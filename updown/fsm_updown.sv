==> flow/design.v <==
module fsm_tb();
logic clk, reset, up, down;
logic [7:0] counter;
fsm_UD dut (.clk(clk), .reset(reset), .up(up), .down(down), .counter(counter));
always
	begin
		clk = 1;
		# 5;
		clk = 0;
		# 5;
	end
initial begin
	reset = 1;
	# 30;
	reset = 0;
	up = 0;
	down = 0;
	# 30;
	up = 1;
	# 1000;
	up = 0;
	# 1000;
	up = 1;
	# 1000;
	up = 0;
	$display("counter = %d", counter);
end
endmodule
module fsm_UD(	input logic clk, reset, up, down,
				output logic [7:0] counter);
logic pressed;
always_ff @(posedge clk) begin
	if (reset) begin
		counter = 0;
		pressed = 0;
	end else begin
		if (up & !pressed) begin
			counter = counter + 1;
			pressed = 1;
		end
		if (down & !pressed) begin
			counter = counter - 1;
			pressed = 1;
		end
		if (!up & !down) begin
			pressed = 0;
		end
	end
end
endmodule
# Step by step through the tools: fsm_UD
# The steps from the RTL of fsm_UD to its reports follow in flow order.
# Lines are those of the file above, counted from 1.
# Operators: Yosys type, input widths -> output width; for muxes data width and select width s.
# Library cell names are shortened.
# The mark n/a stands for no value.
# setup
design,fsm_UD
clock_port,clk
lib,sky130hd
corner,tt_025C_1v80

# Word-level counts
# Yosys after proc, flatten, opt, wreduce and memory -nomap, before mapping. Enables and synchronous resets that opt folds into registers are not counted as muxes. Memory bits, and registers merged into a memory's read port (data or address), are not among the register bits. Print and check cells are not counted. Equal cells are merged and count once.
# bits
n_memories,0
rom_bits,0
clocked_rd_ports_x_width,0
mem_bits_rw,0
latchBits,0
reg_bits,9
in_bits,4
word_cells,18
out_inout_bits,8
# op_classes
mul,0
n_eq,0
n_shift,0
addsub,2
logic,3
mux,6
compare,0
n_reduce_logical,5
div_mod_pow,0
# ops
cell,n
$mux 8,3
$add 8x1->8 const B,1
$sub 8x1->8 const B,1
$logic_not 1->1,4
$and 1x1->1,3
$mux 1,3
$reduce_or 2->1,1

# Depth
# Yosys ltp: most cells in a row. Word level: on the elaborated netlist, between registers, memories and ports. Mapped: between sequential cells and ports; inverters and the memories' decode and read muxes count.
# logic_depth
word_depth,7
ABC_AREA,1
ltp_mapped,12
ltp_nobuf,12

# Synthesis result
# The flow's flattened synthesis, as Yosys stat reports it; memories are mapped. The netlist is that of the ABC_AREA named above (0 if unset); the other value can give another one.
# The area totals of this step are shown rounded.
# mapped
buf_cells,0
yosys_area_um2,657
mapped_cells,100
sequential_area_um2,180
flip_flops,9
# types
cell,n,type_area_um2
dfxtp_1,9,180.173
nand2_1,27,101.347
inv_1,13,48.797
nand3_1,9,45.043
nand2_2,6,37.536
nor2_2,6,37.536
nor2_1,9,33.782
a21oi_1,5,25.024
ha_1,2,25.024
nor2_4,2,22.522
nand3_4,1,17.517
xor2_1,2,17.517
o21ai_0,3,15.014
nand2_4,1,11.261
o21bai_2,1,11.261
o21ai_2,1,8.758
o21a_1,1,7.507
o21bai_1,1,7.507
inv_2,1,3.754

# Path before layout
# Source: OpenSTA report_checks on the synthesized netlist (no wires, ideal clock, input and output delay 20% of the period each), path of least setup slack; recovery checks are left aside. Register names are those of the netlist, which keeps one name where synthesis merged equal registers.
# synth_path
path_type,reg2reg
startpoint,register counter[0]
endpoint,register counter[6]
path_buffers,0
delay_ns,1.654
driving_pins,13
slack_ns,0.326
t_required_ns,1.866
setup_ns,0.114
launch_ns,0.000
tclk_ns,1.98
t_arrival_ns,1.540
period_less_setup_slack_ns,1.654
# "delay_ns" = arrival - input delay + setup time.
# "driving_pins": output pins that drive a net of the path, with the launching flip-flop's if there is one; two outputs of one cell count as two.
# "period_less_setup_slack_ns" is the clock period less the worst setup slack; recovery checks do not enter. This is arithmetic on one report: input and output delays are still those of the set period (20% each).
# The rows between start and end are the longest chain of elaborated cells between them; the timing report does not say that the signal goes this way. Where chains are equally long, one stands for them.
# A line is the first line of the expression or statement that the cell stems from. Yosys adds cells for indexed reads and writes and turns some case tables into memories.
# At most two assigning lines are given for a register; there are more.
# synth_via
path_cell_list,dfxtp_1 -> ha_1 -> inv_1 -> nand3_1 -> nand2_1 -> ha_1 -> nand2_1 -> nor2_1 -> nand2_2 -> nor2_2 -> nand2_1 -> nand2_1 -> nor2_2
elab_chain_cells,5
cells_between,5
lines_between,5
classes_between,add/sub (2); mux (3)
# synth_lines
item,line_no,rtl
"start, declared",30,output logic [7:0] counter);
"start, assigned",38,counter = counter + 1;
"start, assigned",42,counter = counter - 1;
$add 8x1->8,38,
$mux 8,37,if (up & !pressed) begin
$mux 8,33,if (reset) begin
$sub 8x1->8,42,
$mux 8,41,if (down & !pressed) begin
"end, assigned",38,
"end, assigned",42,
"end, declared",30,

# Timing after layout
# From the final timing report of run 1: the path of least setup slack in the routed layout; clock arrival at registers is part of the times.
# layout_path
path_type,reg2reg
startpoint,register pressed
endpoint,register counter[7]
setup_ns,0.11
t_required_ns,1.67
driving_pins,11
path_buffers,2
launch_ns,0.28
t_arrival_ns,1.85
tclk_ns,1.51
slack_ns,-0.18
# The rows between start and end are the longest chain of elaborated cells between them; the timing report does not say that the signal goes this way. Where chains are equally long, one stands for them.
# At most two assigning lines are given for a register; there are more.
# layout_via
path_cell_list,dfxtp_2 -> inv_2 -> buf_4 -> nand3_4 -> nor2_4 -> buf_4 -> nand3_1 -> nand2_1 -> nor2_2 -> a21oi_1 -> nor2_2
elab_chain_cells,7
cells_between,10
lines_between,4
classes_between,add/sub (1); mux (5); logic (2); reduce/logical (2)
# layout_lines
item,line_no,rtl
"start, declared",31,logic pressed;
"start, assigned",35,pressed = 0;
"start, assigned",39,pressed = 1;
$logic_not 1->1,37,if (up & !pressed) begin
$and 1x1->1,37,
$mux 1,37,
$mux 1,33,if (reset) begin
$logic_not 1->1,41,if (down & !pressed) begin
$and 1x1->1,41,
$mux 8,41,
"end, assigned",38,counter = counter + 1;
"end, assigned",42,counter = counter - 1;
"end, declared",30,output logic [7:0] counter);

# Measured results for fsm_UD: 2 stored runs of the Yosys and OpenROAD flow on sky130hd. The settings differ; the order carries no meaning. The constraints put input and output delay at 20% of the set period each and load the outputs with 0.01 pF.
# By "final_power_mw" is meant OpenSTA's value without simulated activity: inputs other than the clock are taken to toggle once in ten clock periods, and the tool carries that through the logic.
# Results are given in rounded form.
# Among the settings, -- means not set for that run.
# A result given as -- is not shown for that run.
setting or result,run 1,run 2
period_ns,1.51,1.35
CORE_UTILIZATION,39,51
SETUP_SLACK_MARGIN,0.19,--
PLACE_DENSITY,0.93,--
CORE_MARGIN,10,2
CELL_PAD_IN_SITES_DETAIL_PLACEMENT,1,--
ABC_AREA,1,--
CTS_CLUSTER_SIZE,96,43
SLEW_MARGIN,20,20
CAP_MARGIN,20,20
PLACE_DENSITY_LB_ADDON,--,0.17
CORE_ASPECT_RATIO,--,0.57
CELL_PAD_IN_SITES_GLOBAL_PLACEMENT,--,1
TNS_END_PERCENT,--,85
CTS_CLUSTER_DIAMETER,--,255
MAX_ROUTING_LAYER,--,met5
tns_setup_ns,-0.666,--
die_area_um2,3730,--
final_setup_ws_ns,-0.181,--
post_synth_area_um2,657,--
final_power_mw,0.827,--
final_util_frac,0.704,--
# Run 2: incomplete, floorplanning halted on PDN-0185
